==> flow/design.v <==
module ram_autoconfig(
	input [23:16] AH,
	input [6:1] AL,
	input [15:13] D_i,
	input _RST,
	input _UDS,
	input RW,
	input _configin,
	output _configout,
	output [15:12] D_o,
	output autoconfig_oe,
	output DTACK,  
	output ram1ce
	);
   reg configured = 1'b0;
   reg shutup = 1'b0;
	reg [23:21] base_address;
   wire autoconfig_access = (AH[23:16] == 8'hE8) & !configured & !shutup & !_configin;  
   wire autoconfig_read = autoconfig_access & RW;
	wire autoconfig_write = autoconfig_access & !RW;
	reg  [3:0] autoconfig_d;
always @(negedge _UDS or negedge _RST) begin
	if (!_RST) begin
		configured <= 1'b0;
		shutup <= 1'b0;
	end else begin
		if (autoconfig_write) begin
			case ( AL[6:1] )
				'h24: begin  
						base_address[23:21] <= D_i[15:13];
						configured <= 1'b1;
					end
				'h26: shutup <= 1'b1;  
			endcase
		end
		case ( AL[6:1] )
			'h00: autoconfig_d <= 4'b1110;  
			'h01: autoconfig_d <= 4'b0110;  
			'h02: autoconfig_d <= 4'hF;  
			'h03: autoconfig_d <= 4'hF;  
			'h04: autoconfig_d <= 4'h3;  
			'h08: autoconfig_d <= 4'hA;  
			'h09: autoconfig_d <= 4'hF;  
			'h0a: autoconfig_d <= 4'hF;  
			'h0b: autoconfig_d <= 4'hF;  
			'h20: autoconfig_d <= 4'h0;  
			'h21: autoconfig_d <= 4'h0;  
			default: autoconfig_d <= 4'hF;
		endcase
	end
end
	assign D_o[15:12] = autoconfig_d[3:0];  
	assign autoconfig_oe = autoconfig_read;
	assign _configout = !(configured | shutup);
	assign ram1ce = configured & (AH[23:21]==base_address[23:21]);  
	assign DTACK = autoconfig_access | ram1ce;  
endmodule
# == Step by step through the tools: ram_autoconfig ==
# What the tools print for ram_autoconfig, step after step.
# Line numbers count from 1 in the design file above.
# Operators carry their Yosys type and port widths (W data, S select, Z words).
# Cell names lack the library's common part.
# Not given: -
# design
design,ram_autoconfig
clock,_UDS
cell_library,sky130hd
corner,tt_025C_1v80

# == Elaborated design ==
# Yosys after proc, flatten, opt, wreduce and memory -nomap, before mapping. Enables and synchronous resets that opt folds into registers are not counted as muxes. Memory bits, and registers merged into a memory's read port (data or address), are not among the register bits. Print and check cells are not counted. Equal cells are merged and count once.
# op_classes
add_sub_neg,0
mul,0
div,0
cmp,0
n_eq,9
n_shift,0
mux,1
n_logic,8
n_reduce_logical,10
# ops
op,count
$eq A6 B6 Y1 const B,4
$pmux W4 S5,1
$eq A8 B8 Y1 const B,1
$and A1 B1 Y1,6
$eq A6 B1 Y1 const B,1
$eq A6 B3 Y1 const B,1
$eq A6 B4 Y1 const B,1
$logic_not A6 Y1,1
$logic_not A1 Y1,5
$reduce_and A2 Y1,2
$eq A3 B3 Y1,1
$reduce_and A3 Y1,1
$or A1 B1 Y1,2
$reduce_or A2 Y1,1
# bits
regBits,9
latch_bits,0
ramBits,0
mem_bits_ro,0
clocked_rd_ports_x_width,0
memories,0
out_inout_bits,8
word_cells,32

# == Logic depth ==
# Yosys ltp: most cells in a row. Word level: on the elaborated netlist, between registers, memories and ports. Mapped: between sequential cells and ports; inverters and the memories' decode and read muxes count.
# logic_depth
ltp_word,6
ABC_AREA,0
mapped_depth,3

# == Mapped cells and area ==
# Source: synth_stat.txt of the flow (Yosys; design flattened, memories mapped). It holds for the ABC_AREA given above (unset counts as 0); a run with the other value may have another netlist.
# by_type
cell_type,count
edfxtp_1,7
dfrtn_1,2
xor2_1,4
nor4_4,1
nor2_1,5
or3b_2,2
or4_4,1
a41o_1,1
nor3_1,2
a21o_2,1
a31o_2,1
nand4b_1,1
nor4b_1,1
xnor2_1,1
a22oi_1,1
and3_2,1
or4_1,1
and2_1,1
# Not listed: further types 6, cells in them 6.
# mapped
stdcells,40
synth_area_mm2,0.000488
sequential_area_mm2,0.0002602
ff_cells,9
buffers,0

# 2 stored runs of ram_autoconfig in the flow (synthesis by Yosys, layout by OpenROAD, sky130hd cells), in arbitrary order. Constraints: input delay and output delay 20% of the set period each, output load 0.01 pF.
# "totalPower_uw" rests on the timing tool's default activity at the inputs, not on a simulated workload.
# Among the settings, -- means not set for that run.
# Results: -- = not shown.
item,job 1,job 2
period_ns,5.19,3.13
CORE_UTILIZATION,39,34
PLACE_DENSITY,0.64,--
HOLD_SLACK_MARGIN,0.01,--
CORE_MARGIN,4,2
CELL_PAD_IN_SITES_DETAIL_PLACEMENT,1,--
GPL_TIMING_DRIVEN,0,0
GPL_ROUTABILITY_DRIVEN,1,--
CTS_CLUSTER_DIAMETER,372,--
MIN_ROUTING_LAYER,met2,--
MAX_ROUTING_LAYER,met4,met5
CAP_MARGIN,20,20
SLEW_MARGIN,20,20
SETUP_SLACK_MARGIN,--,0.68
holdWs_ns,--,0.564
cell_area_final_mm2,--,0.0009509
design_die_area_mm2,--,0.0017543
setup_tns_ns,--,-3.829
synth_area_mm2,--,0.000488
totalPower_uw,--,321.2
setup_ws_ns,--,-0.577
# Job 1: did not finish, clock tree synthesis stopped with DPL-0033
